==> flow/design.v <==
module sd_card_state (
    input logic clk,
    input logic res_n,
    output logic sd_speed,
    output logic [47:0] spi_cmd_data,
    output logic spi_cmd,
    output logic [9:0] spi_response_len,
    input logic spi_busy,
    input logic spi_error,
    input logic [7:0] spi_response,
    input logic spi_avail,
    output logic sd_busy,
    output logic sd_error
);
  typedef enum {
    START,
    CMD0,
    CMD17,   
    CMD8,
    CMD58,
    ACMD41,
    WAIT,
    IDLE,
    R1,
    R3,
    R7,
    DATA_RESPONSE,
    DATA,
    ERROR
  } state_t;
  (* DONT_TOUCH = "TRUE" *) state_t state = START;
  state_t state_after_response = IDLE;
  state_t expected_response = R1;
  logic [7:0] resp_byte = 8'd0;
  integer response_byte_cnt = 0;
  logic ver1_card = 0;
  logic cmd58_sent = 0;
  always_ff @(posedge clk or negedge res_n) begin
    if (~res_n) begin
      state <= START;
    end else begin
      case (state)
        START: begin
          sd_busy <= 1'b1;
          sd_error <= 1'b0;
          state <= CMD0;
          spi_cmd <= 1'b0;
          sd_speed <= 1'b0;
        end
        WAIT: begin
          spi_cmd <= 1'b0;
          if (spi_avail) begin
            state <= expected_response;
            resp_byte <= spi_response;
            response_byte_cnt <= response_byte_cnt - 1;
          end
        end
        R1: begin
          if (resp_byte == 8'd0) begin
            state <= state_after_response;
          end else begin
            state <= ERROR;
          end
        end
        R3: begin   
          if (response_byte_cnt == 4) begin
            if (resp_byte == 8'd0) begin
              state <= WAIT;
            end else begin
              state <= ERROR;
            end
          end else if (response_byte_cnt == 0) begin
            state <= state_after_response;
          end else begin
            state <= WAIT;
          end
        end
        R7: begin
          if (response_byte_cnt == 4) begin
            if (resp_byte != 8'd0) begin
              if (resp_byte == 8'b00000100) begin
                ver1_card <= 1'b1;
                state <= WAIT;
              end else begin
                state <= ERROR;
              end
            end else begin
              state <= WAIT;
            end
          end else if (response_byte_cnt == 0) begin
            state <= state_after_response;
          end else begin
            state <= WAIT;
          end
        end
        CMD0: begin
          spi_cmd <= 1'b1;
          spi_cmd_data <= 48'h4000000095;
          spi_response_len <= 9'd1;
          response_byte_cnt <= 1;
          expected_response <= R1;
          state_after_response <= CMD8;
          state <= WAIT;
        end
        CMD8: begin
          spi_cmd <= 1'b1;
          spi_cmd_data <= 48'h480001aa87;
          spi_response_len <= 9'd5;
          response_byte_cnt <= 5;
          expected_response <= R7;
          state_after_response <= CMD58;
          state <= WAIT;
        end
        CMD58: begin
          spi_cmd <= 1'b1;
          spi_cmd_data <= {8'h5a, 32'h0, 7'h66, 1'h1};
          spi_response_len <= 9'd5;
          response_byte_cnt <= 5;
          expected_response <= R3;
          if (cmd58_sent) begin
            state_after_response <= IDLE;
            sd_speed <= 1'b1;
          end else begin
            state_after_response <= ACMD41;
          end
          state <= WAIT;
        end
        ACMD41: begin
          cmd58_sent <= 1'b1;
          spi_cmd <= 1'b1;
          spi_cmd_data <= {8'h69, 8'h40, 8'h00, 8'h00, 8'h00, 8'hff};
          spi_response_len <= 9'd1;
          response_byte_cnt <= 1;
          expected_response <= R1;
          if (ver1_card) begin
            state_after_response <= IDLE;
            sd_speed <= 1'b1;
          end else begin
            state_after_response <= CMD58;
          end
        end
        ERROR: begin
          sd_error <= 1'b1;
        end
        IDLE: begin
          sd_busy <= 1'b0;
          sd_error <= 1'b0;
          spi_cmd <= 1'b0;
          spi_cmd_data <= 48'd0;
          spi_response_len <= 9'd0;
        end
        DATA: begin
        end
        DATA_RESPONSE: begin
        end
        default: begin
          state <= ERROR;
          sd_error <= 1'b1;
        end
      endcase
    end
  end
endmodule
# From RTL to reports: sd_card_state
# Tool output for the design above, in the order of the flow.
# Line numbers count from 1 in the design file above.
# Cell names lack the library's common part.
# A cell with n/a has no value.
[design]
top = "sd_card_state"
clk_port = "clk"
lib = "sky130hd"
corner = "tt_025C_1v80"

# Elaborated design
# Counts by Yosys on the flattened word-level netlist (proc, flatten, opt, wreduce; memories kept). Register bits leave out memories and registers merged into their read ports (data or address). Print and check cells are left out.
[bits]
inputBits = 13
output_inout_bits = 62
reg_bits = 200
word_cells = 89
[classes]
logic = 2
mux = 23
reduce_logical = 33
n_addsub = 1
equal = 17
[ops]
columns = ["cell", "n"]
rows = [
  ["parallel mux 48 bit (select 5 bit)", 1],
  ["== test 32 x 4 -> 1 bit (second input constant)", 7],
  ["parallel mux 32 bit (select 7 bit)", 1],
  ["parallel mux 32 bit (select 3 bit)", 2],
  ["two-way mux 32 bit", 6],
  ["== test 32 x 3 -> 1 bit (second input constant)", 4],
  ["parallel mux 32 bit (select 4 bit)", 1],
  ["logical NOT 32 bit", 2],
  ["== test 32 x 1 -> 1 bit (second input constant)", 1],
  ["subtractor 32 x 2 -> 32 bit (second input constant)", 1],
  ["== test 32 x 2 -> 1 bit (second input constant)", 1],
  ["parallel mux 10 bit (select 3 bit)", 1],
  ["AND reduction 2 bit", 9],
  ["nonzero test 3 bit", 4],
  ["two-way mux 4 bit", 3],
  ["OR reduction 10 bit", 1],
  ["== test 8 x 3 -> 1 bit (second input constant)", 1],
  ["logical NOT 8 bit", 1],
  ["nonzero test 8 bit", 1],
  ["!= test 2 bit (second input constant)", 3],
  ["OR reduction 2 bit", 3],
  ["AND reduction 3 bit", 2],
  ["OR reduction 3 bit", 2],
  ["parallel mux 1 bit (select 2 bit)", 3],
  ["AND reduction 5 bit", 1],
  ["nonzero test 5 bit", 1],
  ["OR reduction 5 bit", 1],
  ["nonzero test 2 bit", 2],
]
# Other operator kinds: 7; their cells: 10.

# Depth
# Depth = most cells in a row (Yosys ltp): at word level without a register or memory, in the mapped netlist without a sequential cell, where the memories' decode and read muxes count.
[logic_depth]
depth_word = 5
abc_area = 0
depth_mapped = 8
mapped_depth_nobuf = 7

# Netlist
# The flow's flattened synthesis, as Yosys stat reports it; memories are mapped. The netlist is that of the ABC_AREA named above (0 if unset); the other value can give another one.
# Totals and module areas in this step are rounded.
[synth_totals]
seqArea_um2 = 1930
n_buf = 64
area_um2 = 3710
cells = 366
ffs = 65
[by_type]
columns = ["cell", "n", "type_area_um2"]
rows = [
  ["edfxtp_1", 61, 1.83E+03],
  ["buf_4", 48, 360.346],
  ["nor2_1", 52, 195.187],
  ["xor2_1", 17, 148.893],
  ["nand2_1", 32, 120.115],
  ["dfrtp_1", 4, 100.096],
  ["a21oi_1", 15, 75.072],
  ["o21ai_0", 15, 75.072],
  ["or3_1", 9, 56.304],
  ["nand3_1", 10, 50.048],
  ["clkbuf_1", 13, 48.797],
  ["or4_1", 6, 45.043],
  ["xnor2_1", 5, 43.792],
  ["nor2b_1", 6, 37.536],
  ["nor4_1", 6, 37.536],
  ["nor3_1", 7, 35.034],
  ["inv_1", 9, 33.782],
  ["nand4_1", 5, 31.28],
]
# Not listed: further types 29, cells in them 46.

# Path before layout
# Path of least setup slack by OpenSTA after synthesis, without wires, with an ideal clock, recovery checks aside; 20% of the period is set as input and as output delay. Where synthesis merged equal registers, the netlist keeps one of their names.
[synth_timing]
path_type = "register to register"
start = "reg state[2]"
end = "reg response_byte_cnt[0]"
delay_ns = 2.814
required_time_ns = 2.629
period_ns = 3.05
path_buffers = 2
path_slack_ns = 0.236
driving_pins = 5
launch_ns = 0.000
setup_ns = 0.421
arrival_ns = 2.393
synth_period_reached_ns = 2.814
# "delay_ns" = arrival - input delay + setup time.
# "driving_pins": output pins that drive a net of the path, with the launching flip-flop's if there is one; two outputs of one cell count as two.
# "synth_period_reached_ns" is the clock period less the worst setup slack; recovery checks do not enter. This is arithmetic on one report: input and output delays are still those of the set period (20% each).
# Between the ends stands the longest chain of elaborated cells between them, by number of cells; it is not shown to be the way that was timed. Of several equally long chains one is given.
# Each line given opens the expression or statement behind the cell; cells for indexed reads and writes are added by Yosys, which also makes memories of some case tables.
# A register here has more assigning lines than the two given.
# The path ends at the enable pin of a flip-flop; only ways to that pin are counted.
[synth_via]
cell_sequence = "dfrtp_1 clkbuf_1 clkbuf_1 mux2i_1 nor2_1"
elab_chain_cells = 4
cone_cells = 10
lines_between = 1
cone_classes = "eq/ne: 6; reduce/logical: 4"
[synth_rtl]
columns = ["element", "line", "text"]
rows = [
  ["from (decl)", 31, "(* DONT_TOUCH = \"TRUE\" *) state_t state = START;"],
  ["from (assign)", 53, "state <= expected_response;"],
  ["from (assign)", 60, "state <= state_after_response;"],
  ["== test 32 x 3 -> 1 bit", 42, "case (state)"],
  ["OR reduction 2 bit", "n/a", ""],
  ["nonzero test 3 bit", "n/a", ""],
  ["AND reduction 3 bit", "n/a", ""],
  ["to (assign)", 55, "response_byte_cnt <= response_byte_cnt - 1;"],
  ["to (assign)", 100, "response_byte_cnt <= 1;"],
  ["to (decl)", 35, "integer response_byte_cnt = 0;"],
]

# Timing after layout
# From the final timing report of run 2: the path of least setup slack in the routed layout; clock arrival at registers is part of the times.
[layout_timing]
path_type = "register to register"
start = "reg response_byte_cnt[12]"
end = "reg response_byte_cnt[30]"
setup_ns = 0.14
period_ns = 2.69
path_buffers = 0
driving_pins = 6
launch_ns = 0.33
path_slack_ns = 0.16
arrival_ns = 2.71
required_time_ns = 2.87
# Between the ends stands the longest chain of elaborated cells between them, by number of cells; it is not shown to be the way that was timed. Of several equally long chains one is given.
# A register here has more assigning lines than the two given.
[layout_via]
cell_sequence = "edfxtp_1 or4_4 nor4b_4 nand4b_1 or4_1 a21oi_1"
elab_chain_cells = 3
cone_cells = 3
lines_between = 3
cone_classes = "add/sub: 1; mux: 2"
[layout_rtl]
columns = ["element", "line", "text"]
rows = [
  ["from (decl)", 35, "integer response_byte_cnt = 0;"],
  ["from (assign)", 55, "response_byte_cnt <= response_byte_cnt - 1;"],
  ["from (assign)", 100, "response_byte_cnt <= 1;"],
  ["subtractor 32 x 2 -> 32 bit", 55, ""],
  ["two-way mux 32 bit", 52, "if (spi_avail) begin"],
  ["parallel mux 32 bit (select 3 bit)", 42, "case (state)"],
  ["to (assign)", 55, ""],
  ["to (assign)", 100, ""],
  ["to (decl)", 35, ""],
]

# Measured data: module sd_card_state, platform sky130hd, 2 stored runs of the flow under differing settings, order arbitrary. Input and output delays are each 20% of the period that was set; the output load is 0.01 pF.
# The results are shown rounded.

[[run]]
name = "run 1"
[run.settings]
period_ns = 3.97
CORE_UTILIZATION = 72
SETUP_SLACK_MARGIN = -0.06
PLACE_DENSITY_LB_ADDON = 0.14
CORE_MARGIN = 6
GPL_TIMING_DRIVEN = 0
GPL_ROUTABILITY_DRIVEN = 1
CTS_CLUSTER_SIZE = 32
SLEW_MARGIN = 40
MIN_ROUTING_LAYER = "met2"
CAP_MARGIN = 20
[run.results]
outcome = "not finished: routing ended with error DPL-0033"

[[run]]
name = "run 2"
[run.settings]
period_ns = 2.69
CORE_UTILIZATION = 51
PLACE_DENSITY_LB_ADDON = 0.21
CORE_MARGIN = 5
CELL_PAD_IN_SITES_DETAIL_PLACEMENT = 0
TNS_END_PERCENT = 95
MAX_ROUTING_LAYER = "met5"
CAP_MARGIN = 20
SLEW_MARGIN = 20
[run.results]
yosys.chip_area_um2 = 3710
design.die.area_um2 = 9090
final_util_frac = 0.585
worstSetupSlack_ns = 0.161
total_negative_slack_ns = 0.000
